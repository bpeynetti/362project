==> flow/design.v <==
module mux_1(x,y,sel,z);
    input x,y,sel;
    output z;
    assign z = x&(~sel) | y&sel;
endmodule
module mux2to1_5bit(X,Y,sel,Z);
    parameter WIDTH=5;
    input [0:(WIDTH-1)] X, Y;
    input sel;
    output [0:(WIDTH-1)] Z;
    genvar i;
    generate
        for (i=0; i<WIDTH; i=i+1) begin: MUX2TO1_32BIT
            mux_1 MUX (
                .x(X[i]),
                .y(Y[i]),
                .sel(sel),
                .z(Z[i]));
        end
    endgenerate
endmodule
module mux2to1_32bit(X,Y,sel,Z);
    parameter WIDTH=32;
    input [0:(WIDTH-1)] X, Y;
    input sel;
    output [0:(WIDTH-1)] Z;
    genvar i;
    generate
        for (i=0; i<WIDTH; i=i+1) begin: MUX2TO1_32BIT
            mux_1 MUX (
                .x(X[i]),
                .y(Y[i]),
                .sel(sel),
                .z(Z[i]));
        end
    endgenerate
endmodule
module mux4to1_32bit(in0,in1,in2,in3,sel,Z);
    parameter WIDTH=32;
    parameter SEL=2;
    input [0:(WIDTH-1)] in0,in1,in2,in3;
    input [0:(SEL-1)] sel;
    output [0:(WIDTH-1)] Z;
    wire [0:(WIDTH-1)] bus1;
    wire [0:(WIDTH-1)] bus2;
    mux2to1_32bit MUX_BUS1 (
        .X(in0),
        .Y(in1),
        .sel(sel[1]),
        .Z(bus1)
    );
    mux2to1_32bit MUX_BUS2 (
        .X(in2),
        .Y(in3),
        .sel(sel[1]),
        .Z(bus2)
    );
    mux2to1_32bit MUX_OUT (
        .X(bus1),
        .Y(bus2),
        .sel(sel[0]),
        .Z(Z)
    );
endmodule
module mux8to1_32bit(in0,in1,in2,in3,in4,in5,in6,in7,sel,Z);
    parameter WIDTH=32;
    parameter SEL=3;
    input [0:(WIDTH-1)] in0,in1,in2,in3,in4,in5,in6,in7;
    input [0:(SEL-1)] sel;
    output [0:(WIDTH-1)] Z;
    wire [0:(WIDTH-1)] bus1;
    wire [0:(WIDTH-1)] bus2;
    mux4to1_32bit MUX_BUS1 (
        .in0(in0),
        .in1(in1),
        .in2(in2),
        .in3(in3),
        .sel(sel[1:2]),
        .Z(bus1)
    );
    mux4to1_32bit MUX_BUS2 (
        .in0(in4),
        .in1(in5),
        .in2(in6),
        .in3(in7),
        .sel(sel[1:2]),
        .Z(bus2)
    );
    mux2to1_32bit MUX_OUT (
        .X(bus1),
        .Y(bus2),
        .sel(sel[0]),
        .Z(Z)
    );
endmodule
module mux16to1_32bit(in0,in1,in2,in3,in4,in5,in6,in7,in8,in9,in10,in11,in12,in13,in14,in15,sel,Z);
    parameter WIDTH=32;
    parameter SEL=4;
    input [0:(WIDTH-1)] in0,in1,in2,in3,in4,in5,in6,in7,in8,in9,in10,in11,in12,in13,in14,in15;
    input [0:(SEL-1)] sel;
    output [0:(WIDTH-1)] Z;
    wire [0:(WIDTH-1)] bus1;
    wire [0:(WIDTH-1)] bus2;
    mux8to1_32bit MUX_BUS1 (
        .in0(in0),
        .in1(in1),
        .in2(in2),
        .in3(in3),
        .in4(in4),
        .in5(in5),
        .in6(in6),
        .in7(in7),
        .sel(sel[1:3]),
        .Z(bus1)
    );
    mux8to1_32bit MUX_BUS2 (
        .in0(in8),
        .in1(in9),
        .in2(in10),
        .in3(in11),
        .in4(in12),
        .in5(in13),
        .in6(in14),
        .in7(in15),
        .sel(sel[1:3]),
        .Z(bus2)
    );
    mux2to1_32bit MUX_OUT (
        .X(bus1),
        .Y(bus2),
        .sel(sel[0]),
        .Z(Z)
    );
endmodule
module mux32to1_32bit(in0,in1,in2,in3,in4,in5,in6,in7,in8,
                    in9,in10,in11,in12,in13,in14,in15,
                    in16,in17,in18,in19,in20,in21,in22,in23,in24,
                    in25,in26,in27,in28,in29,in30,in31,
                    sel,Z);
    parameter WIDTH=32;
    parameter SEL=5;
    input [0:(WIDTH-1)] in0,in1,in2,in3,in4,in5,in6,in7,in8,in9,in10,in11,in12,in13,in14,in15,in16,in17,in18,in19,in20,in21,in22,in23,in24,in25,in26,in27,in28,in29,in30,in31;
    input [0:(SEL-1)] sel;
    output [0:(WIDTH-1)] Z;
    wire [0:(WIDTH-1)] bus1;
    wire [0:(WIDTH-1)] bus2;
    mux16to1_32bit MUX_BUS1 (
        .in0(in0),
        .in1(in1),
        .in2(in2),
        .in3(in3),
        .in4(in4),
        .in5(in5),
        .in6(in6),
        .in7(in7),
        .in8(in8),
        .in9(in9),
        .in10(in10),
        .in11(in11),
        .in12(in12),
        .in13(in13),
        .in14(in14),
        .in15(in15),
        .sel(sel[1:4]),
        .Z(bus1)
    );
    mux16to1_32bit MUX_BUS2 (
        .in0(in16),
        .in1(in17),
        .in2(in18),
        .in3(in19),
        .in4(in20),
        .in5(in21),
        .in6(in22),
        .in7(in23),
        .in8(in24),
        .in9(in25),
        .in10(in26),
        .in11(in27),
        .in12(in28),
        .in13(in29),
        .in14(in30),
        .in15(in31),
        .sel(sel[1:4]),
        .Z(bus2)
    );
    mux2to1_32bit MUX_OUT (
        .X(bus1),
        .Y(bus2),
        .sel(sel[0]),
        .Z(Z)
    );
endmodule
module decoder_2to4(x, en, z);
    input [0:1] x;  
    input en;
    output [0:3] z;  
    assign z[0] = (en & ~x[1] & ~x[0]);
    assign z[1] = (en &  x[1] & ~x[0]);
    assign z[2] = (en & ~x[1] &  x[0]);
    assign z[3] = (en &  x[1] &  x[0]);
endmodule
module decoder_3to8(x, en, z);
    input [0:2] x;  
    input en;
    output [0:7] z;  
    wire not_x0;
    wire x0;
    assign not_x0 = ~ x[0] & en;
    assign x0 = x[0] & en;
    decoder_2to4 DECODER_1(x[1:2], not_x0, z[0:3]);
    decoder_2to4 DECODER_2(x[1:2], x0, z[4:7]);
endmodule
module decoder_5to32(x, en, z);
    input [0:4] x;  
    input en;
    output [0:31] z;  
    wire [0:3] enable;  
    decoder_2to4 GENERATE_ENABLE(x[0:1], en, enable[0:3]);
    decoder_3to8 DECODE_BYTE_0(x[2:4], enable[0], z[0:7]);
    decoder_3to8 DECODE_BYTE_1(x[2:4], enable[1], z[8:15]);
    decoder_3to8 DECODE_BYTE_2(x[2:4], enable[2], z[16:23]);
    decoder_3to8 DECODE_BYTE_3(x[2:4], enable[3], z[24:31]);
endmodule
module decoder_4to16(x, en, z);
    input [0:3] x;  
    input en;
    output [0:15] z;  
    wire enable_low;
    assign enable_low = en & (~x[0]);
    wire enable_high;
    assign enable_high = en & x[0];
    decoder_3to8 DECODE_BYTE_0(x[1:3], enable_low, z[0:7]);
    decoder_3to8 DECODE_BYTE_1(x[1:3], enable_high, z[8:15]);
endmodule
module dff(data, clk, reset, q);
    input data, clk, reset;
    output q;
    reg q;
    always @ (posedge clk)
    if (~reset) begin
        q <= 1'b0;
    end
    else begin
        q <= data;
    end
endmodule
module register1(inData, clk, writeEnable, reset, outData);
    input inData, clk, writeEnable,reset;
    output outData;
    wire ffOut;
    wire muxOut;
    mux_1 CHECK_WRITE(ffOut, inData, writeEnable, muxOut);
    dff STORE_DATA(muxOut, clk, reset, ffOut);
    assign outData = ffOut;
endmodule
module register32(inData,clk,writeEnable,reset,outData);
    input clk,writeEnable,reset;
    input [0:31] inData;
    output [0:31] outData;
    parameter WIDTH=32;
    genvar i;
    generate
        for (i=0; i<32; i=i+1) begin: REG_32BIT  
            register1 REGISTER1 (
                .inData(inData[i]),
                .clk(clk),
                .writeEnable(writeEnable),
                .reset(reset),
                .outData(outData[i]));
        end
    endgenerate
endmodule
module register_file_fp(
    rd,  
    ra,  
    rb,  
    busW,  
    bit_64,  
    clk,  
    writeEnable,  
    reset,  
    busA,  
    busB  
    );
    input [0:4] rd, ra, rb;
    input [0:63] busW;
    input bit_64;
    input clk, writeEnable, reset;
    output [0:31] busA, busB;
    wire [0:31] reg_out[0:31];
    wire [0:31] reg32_we, reg_we;
    wire [0:15] reg64_we;
    wire [0:31] busW_even, busW_odd;
    assign busW_odd = busW[32:63];
    mux2to1_32bit CHOOSE_EVEN_BUSW(
    	.X(busW[32:63]),
    	.Y(busW[0:31]),
    	.sel(bit_64),
    	.Z(busW_even)
    );
    decoder_5to32 DECODE_32BIT (rd, writeEnable, reg32_we);
    decoder_4to16 DECODE_64BIT (rd[0:3], writeEnable, reg64_we);
    genvar i;
    genvar j;
    genvar k;
    generate
    	for (i=0;i<32; i=i+1) begin: MUX_WE
    		mux_1 CHOOSE_WRITE_ENABLE (
    			.x(reg32_we[i]),
    			.y(reg64_we[i/2]),
    			.sel(bit_64),
    			.z(reg_we[i])
    		);
    	end
    endgenerate
    generate
        for (j=0; j<32; j=j+2) begin: REGISTER_FILE_EVEN
            register32 REGISTER32_EVEN (
                .inData(busW_even),
                .clk(clk),
                .writeEnable(reg_we[j]),
                .reset(reset),
                .outData(reg_out[j]));
        end
    endgenerate
    generate
        for (k=1; k<32; k=k+2) begin: REGISTER_FILE_ODD
            register32 REGISTER32_ODD (
                .inData(busW_odd),
                .clk(clk),
                .writeEnable(reg_we[k]),
                .reset(reset),
                .outData(reg_out[k]));
        end
    endgenerate
    mux32to1_32bit MUX_A (
        reg_out[0], reg_out[1], reg_out[2], reg_out[3],
        reg_out[4], reg_out[5], reg_out[6], reg_out[7],
        reg_out[8], reg_out[9], reg_out[10], reg_out[11],
        reg_out[12], reg_out[13], reg_out[14], reg_out[15],
        reg_out[16], reg_out[17], reg_out[18], reg_out[19],
        reg_out[20], reg_out[21], reg_out[22], reg_out[23],
        reg_out[24], reg_out[25], reg_out[26], reg_out[27],
        reg_out[28], reg_out[29], reg_out[30], reg_out[31],
        ra,
        busA
    );
    mux32to1_32bit MUX_B (
        reg_out[0], reg_out[1], reg_out[2], reg_out[3],
        reg_out[4], reg_out[5], reg_out[6], reg_out[7],
        reg_out[8], reg_out[9], reg_out[10], reg_out[11],
        reg_out[12], reg_out[13], reg_out[14], reg_out[15],
        reg_out[16], reg_out[17], reg_out[18], reg_out[19],
        reg_out[20], reg_out[21], reg_out[22], reg_out[23],
        reg_out[24], reg_out[25], reg_out[26], reg_out[27],
        reg_out[28], reg_out[29], reg_out[30], reg_out[31],
        rb,
        busB
    );
endmodule
From RTL to reports: register_file_fp

The steps from the RTL of register_file_fp to its reports follow in flow order.
Line numbers count from 1 in the design file above.
Operators: Yosys type, input widths -> output width; for muxes data width and select width s.
Not given: n/a

Design top: register_file_fp
Clock port: clk
Library: sky130hd
Library corner: tt_025C_1v80

Word-level counts

Source: Yosys, flattened and elaborated. Widths are those after wreduce; folded enables and synchronous resets count as part of the registers. Registers that Yosys merges into a memory's read port (data or address) are not register bits. Print and check cells do not count. Equal cells are merged and count once.

Flip-flop bits (word level): 1024
Bits in latches: 0
Bits in writable memories: 0
Memory bits (read-only): 0
Word width x clocked read ports: 0
Memories kept: 0
Word-level cells: 10364

Add/sub/neg operators: 0
Multiply operators: 0
Divide/modulo/power cells: 0
$lt $le $gt $ge: 0
Equal/unequal tests: 0
Shift-type cells: 0
Multiplexer cells: 0
Bitwise logic cells: 9340
Reduce/logical cells: 0

Operators by type and width:

| cell        | count |
| $and 1x1->1 | 6220 |
| $or 1x1->1  | 3072 |
| $not 1->1   | 48 |

Longest topological paths

Depth = most cells in a row (Yosys ltp): at word level without a register or memory, in the mapped netlist without a sequential cell, where the memories' decode and read muxes count.

Word-level depth: 11
ABC_AREA: 0
Depth in mapped cells: 9

After synthesis

Source: synth_stat.txt of the flow (Yosys; design flattened, memories mapped). It holds for the ABC_AREA given above (unset counts as 0); a run with the other value may have another netlist.
Totals and module areas in this step are rounded.

Cells in the netlist: 6480
Mapped area: 56000 um^2
Mapped flip-flops: 1024

Cells by type:

| cell type                 | count | total area (um^2) |
| sky130_fd_sc_hd__dfxtp_1  | 1024  | 2.05E+04 |
| sky130_fd_sc_hd__mux2i_1  | 1056  | 1.06E+04 |
| sky130_fd_sc_hd__nand2_1  | 1750  | 6568.8 |
| sky130_fd_sc_hd__o211a_1  | 512   | 5.12E+03 |
| sky130_fd_sc_hd__a21boi_0 | 370   | 2.78E+03 |
| sky130_fd_sc_hd__clkbuf_1 | 397   | 1.49E+03 |
| sky130_fd_sc_hd__a22oi_1  | 192   | 1.44E+03 |
| sky130_fd_sc_hd__buf_2    | 241   | 1.21E+03 |
| sky130_fd_sc_hd__a22o_1   | 128   | 1.12E+03 |
| sky130_fd_sc_hd__a21boi_1 | 142   | 1.07E+03 |
| sky130_fd_sc_hd__nand3_1  | 193   | 965.926 |
| sky130_fd_sc_hd__a21oi_1  | 192   | 960.922 |
| sky130_fd_sc_hd__buf_4    | 70    | 525.504 |
| sky130_fd_sc_hd__a31oi_1  | 64    | 400.384 |
| sky130_fd_sc_hd__nor3_1   | 65    | 325.312 |
| sky130_fd_sc_hd__nor2_2   | 14    | 87.584 |
| sky130_fd_sc_hd__nor2_1   | 20    | 75.072 |
| sky130_fd_sc_hd__buf_1    | 17    | 63.811 |

Other cell types: 17; their cells: 33.
The figures by module come from a second, unflattened synthesis with its own total; it is not the netlist above.

Cell total of the unflattened synthesis: 5186
Area total of the unflattened synthesis: 74000 um^2

Each row is one instance without its submodules.

Modules:

| module           | times used | cells | area (um^2) | sequential area (um^2) |
| mux_1            | 3072       | 1     | 15          | 0.0 |
| dff              | 1024       | 2     | 26          | 20 |
| decoder_2to4     | 13         | 4     | 38          | 0.0 |
| decoder_3to8     | 6          | 2     | 16          | 0.0 |
| decoder_4to16    | 1          | 2     | 16          | 0.0 |
| decoder_5to32    | 1          | 0     | 0.0         | 0.0 |
| mux16to1_32bit   | 4          | 0     | 0.0         | 0.0 |
| mux2to1_32bit    | 63         | 0     | 0.0         | 0.0 |
| mux32to1_32bit   | 2          | 0     | 0.0         | 0.0 |
| mux4to1_32bit    | 16         | 0     | 0.0         | 0.0 |
| mux8to1_32bit    | 8          | 0     | 0.0         | 0.0 |
| register1        | 1024       | 0     | 0.0         | 0.0 |
| register32       | 32         | 0     | 0.0         | 0.0 |
| register_file_fp | 1          | 0     | 0.0         | 0.0 |

Path before layout

OpenSTA on the mapped netlist: ideal clock, no wires. The path of least setup slack (recovery checks aside). Input and output delay are each 20% of the period. Register names are those of the netlist, which keeps one name where synthesis merged equal registers.

Path kind: input port to output port
Start: input ra[3]
End: output busA[0]
Period: 4210 ps
External output delay: 842 ps
Arrival: 2254 ps
Path slack: 1114 ps
Path delay: 1412 ps
Stages: 9
Period reached after synthesis: 3096 ps

"path delay" is the arrival time less input delay plus setup time.
A path that ends at an output port has no setup time.
"stages": output pins that drive a net of the path, with the launching flip-flop's if there is one; two outputs of one cell count as two.
"period reached after synthesis" = period - worst setup slack (recovery checks aside). The figure is calculated, with input and output delays left at 20% of the set period.
Between the ends stands the longest chain of elaborated cells between them, by number of cells; it is not shown to be the way that was timed. Of several equally long chains one is given.
A line is the first line of the expression or statement that the cell stems from. Yosys adds cells for indexed reads and writes and turns some case tables into memories.

Cell sequence: sky130_fd_sc_hd__buf_2 > sky130_fd_sc_hd__buf_2 > sky130_fd_sc_hd__buf_4 > sky130_fd_sc_hd__buf_2 > sky130_fd_sc_hd__mux2i_1 > sky130_fd_sc_hd__a22oi_1 > sky130_fd_sc_hd__a31oi_1 > sky130_fd_sc_hd__nand3_1 > sky130_fd_sc_hd__buf_4
Cells in the longest elaborated chain: 9

RTL lines, path after synthesis:

| element            | line | text |
| start: declaration | 286  | `input [0:4] rd, ra, rb;` |
| $not 1->1          | 4    | `assign z = x&(~sel) \| y&sel;` |
| $and 1x1->1        | 4    |  |
| $or 1x1->1         | 4    |  |
| $and 1x1->1        | 4    |  |
| $or 1x1->1         | 4    |  |
| $and 1x1->1        | 4    |  |
| $or 1x1->1         | 4    |  |
| $and 1x1->1        | 4    |  |
| $or 1x1->1         | 4    |  |
| end: declaration   | 290  | `output [0:31] busA, busB;` |

Path in the finished layout

From the final timing report of run 2: the path of least setup slack in the routed layout; clock arrival at registers is part of the times.
The path's times are printed in steps of 10 ps; the period is the one set.

Path kind: input port to output port
Start: input ra[4]
End: output busA[24]
Period: 2590 ps
External output delay: 520 ps
Arrival: 2350 ps
Path slack: -280 ps
Stages: 14

Between the ends stands the longest chain of elaborated cells between them, by number of cells; it is not shown to be the way that was timed. Of several equally long chains one is given.

Cell sequence: sky130_fd_sc_hd__buf_6 > sky130_fd_sc_hd__buf_8 > sky130_fd_sc_hd__buf_6 > sky130_fd_sc_hd__nor2_4 > sky130_fd_sc_hd__buf_6 > sky130_fd_sc_hd__buf_12 > sky130_fd_sc_hd__buf_16 > sky130_fd_sc_hd__buf_6 > sky130_fd_sc_hd__a22o_1 > sky130_fd_sc_hd__nor3_1 > sky130_fd_sc_hd__a31oi_1 > sky130_fd_sc_hd__nand3_1 > sky130_fd_sc_hd__buf_6 > sky130_fd_sc_hd__buf_6
Cells in the longest elaborated chain: 11

RTL lines, path post-layout:

| element            | line | text |
| start: declaration | 286  | `input [0:4] rd, ra, rb;` |
| $not 1->1          | 4    | `assign z = x&(~sel) \| y&sel;` |
| $and 1x1->1        | 4    |  |
| $or 1x1->1         | 4    |  |
| $and 1x1->1        | 4    |  |
| $or 1x1->1         | 4    |  |
| $and 1x1->1        | 4    |  |
| $or 1x1->1         | 4    |  |
| $and 1x1->1        | 4    |  |
| $or 1x1->1         | 4    |  |
| $and 1x1->1        | 4    |  |
| $or 1x1->1         | 4    |  |
| end: declaration   | 290  | `output [0:31] busA, busB;` |

Appendix: measured runs

Flow measurements of register_file_fp on sky130hd: 2 stored runs with different settings, listed in no order. Input and output delays are each 20% of the period that was set; the output load is 0.01 pF.
"achieved period" = clock period - worst setup slack. The figure is calculated, with input and output delays left at 20% of the set period.
"allowed time less slack (worst setup path)" = time allowed to the worst setup path (clock period - input delay - output delay, where it has them) - its slack; a late launch clock adds to it, a late capture clock takes from it.
"power" is the tool's figure for a default switching activity; nothing was simulated.
"allowed time less slack (worst setup path)" is given in steps of 10 ps.
Measured values are rounded.

## Run 1

==> flow/run.sh <==
#!/bin/bash
# the make line also repeats the synthesis and layout settings of config.mk as NAME=value (left out here)
make -C /OpenROAD-flow-scripts/flow DESIGN_CONFIG=/design/flow/config.mk WORK_HOME=/design/flow/orfs CLKGATE_MAP_FILE= finish
==> flow/config.mk <==
export PLATFORM = sky130hd
export DESIGN_NAME = register_file_fp
export DESIGN_NICKNAME = register_file_fp
export VERILOG_FILES = /design/flow/design.v
export SDC_FILE = /design/flow/constraint.sdc
export NUM_CORES = 4
export LEC_CHECK = 0
export ABC_AREA = 1
export CAP_MARGIN = 20
export CORE_ASPECT_RATIO = 0.73
export CORE_MARGIN = 2
export CORE_UTILIZATION = 44
export CTS_CLUSTER_SIZE = 68
export MAX_ROUTING_LAYER = met4
export MIN_ROUTING_LAYER = met2
export PLACE_DENSITY_LB_ADDON = 0.15
export SETUP_SLACK_MARGIN = 0.89
export SLEW_MARGIN = 20
==> flow/constraint.sdc <==
create_clock -name core_clock -period 4.56 [get_ports {clk}]
set_input_delay 0.9120 -clock core_clock [delete_from_list [all_inputs] [get_ports {clk}]]
set_output_delay 0.9120 -clock core_clock [all_outputs]
set_load 0.01 [all_outputs]

Run 1: incomplete, routing halted on GRT-0116

## Run 2

==> flow/run.sh <==
#!/bin/bash
# the make line also repeats the synthesis and layout settings of config.mk as NAME=value (left out here)
make -C /OpenROAD-flow-scripts/flow DESIGN_CONFIG=/design/flow/config.mk WORK_HOME=/design/flow/orfs CLKGATE_MAP_FILE= finish
==> flow/config.mk <==
export PLATFORM = sky130hd
export DESIGN_NAME = register_file_fp
export DESIGN_NICKNAME = register_file_fp
export VERILOG_FILES = /design/flow/design.v
export SDC_FILE = /design/flow/constraint.sdc
export NUM_CORES = 4
export LEC_CHECK = 0
export CAP_MARGIN = 20
export CORE_MARGIN = 2
export CORE_UTILIZATION = 40
export SETUP_SLACK_MARGIN = 0.22
export SLEW_MARGIN = 20
==> flow/constraint.sdc <==
create_clock -name core_clock -period 2.59 [get_ports {clk}]
set_input_delay 0.5180 -clock core_clock [delete_from_list [all_inputs] [get_ports {clk}]]
set_output_delay 0.5180 -clock core_clock [all_outputs]
set_load 0.01 [all_outputs]

| result of run 2 | value |
|---|---|
| utilization | 0.53 |
| mapped cell area after synthesis | 56000 um^2 |
| achieved period | 2869 ps |
| area of the die | 140000 um^2 |
| allowed time less slack (worst setup path) | 1830 ps |
| worst path kind | input port to output port |
| lowest hold slack | 190 ps |
| worst setup slack after layout | -280 ps |
| power | 40 mW |
| total negative setup slack | -7800 ps |
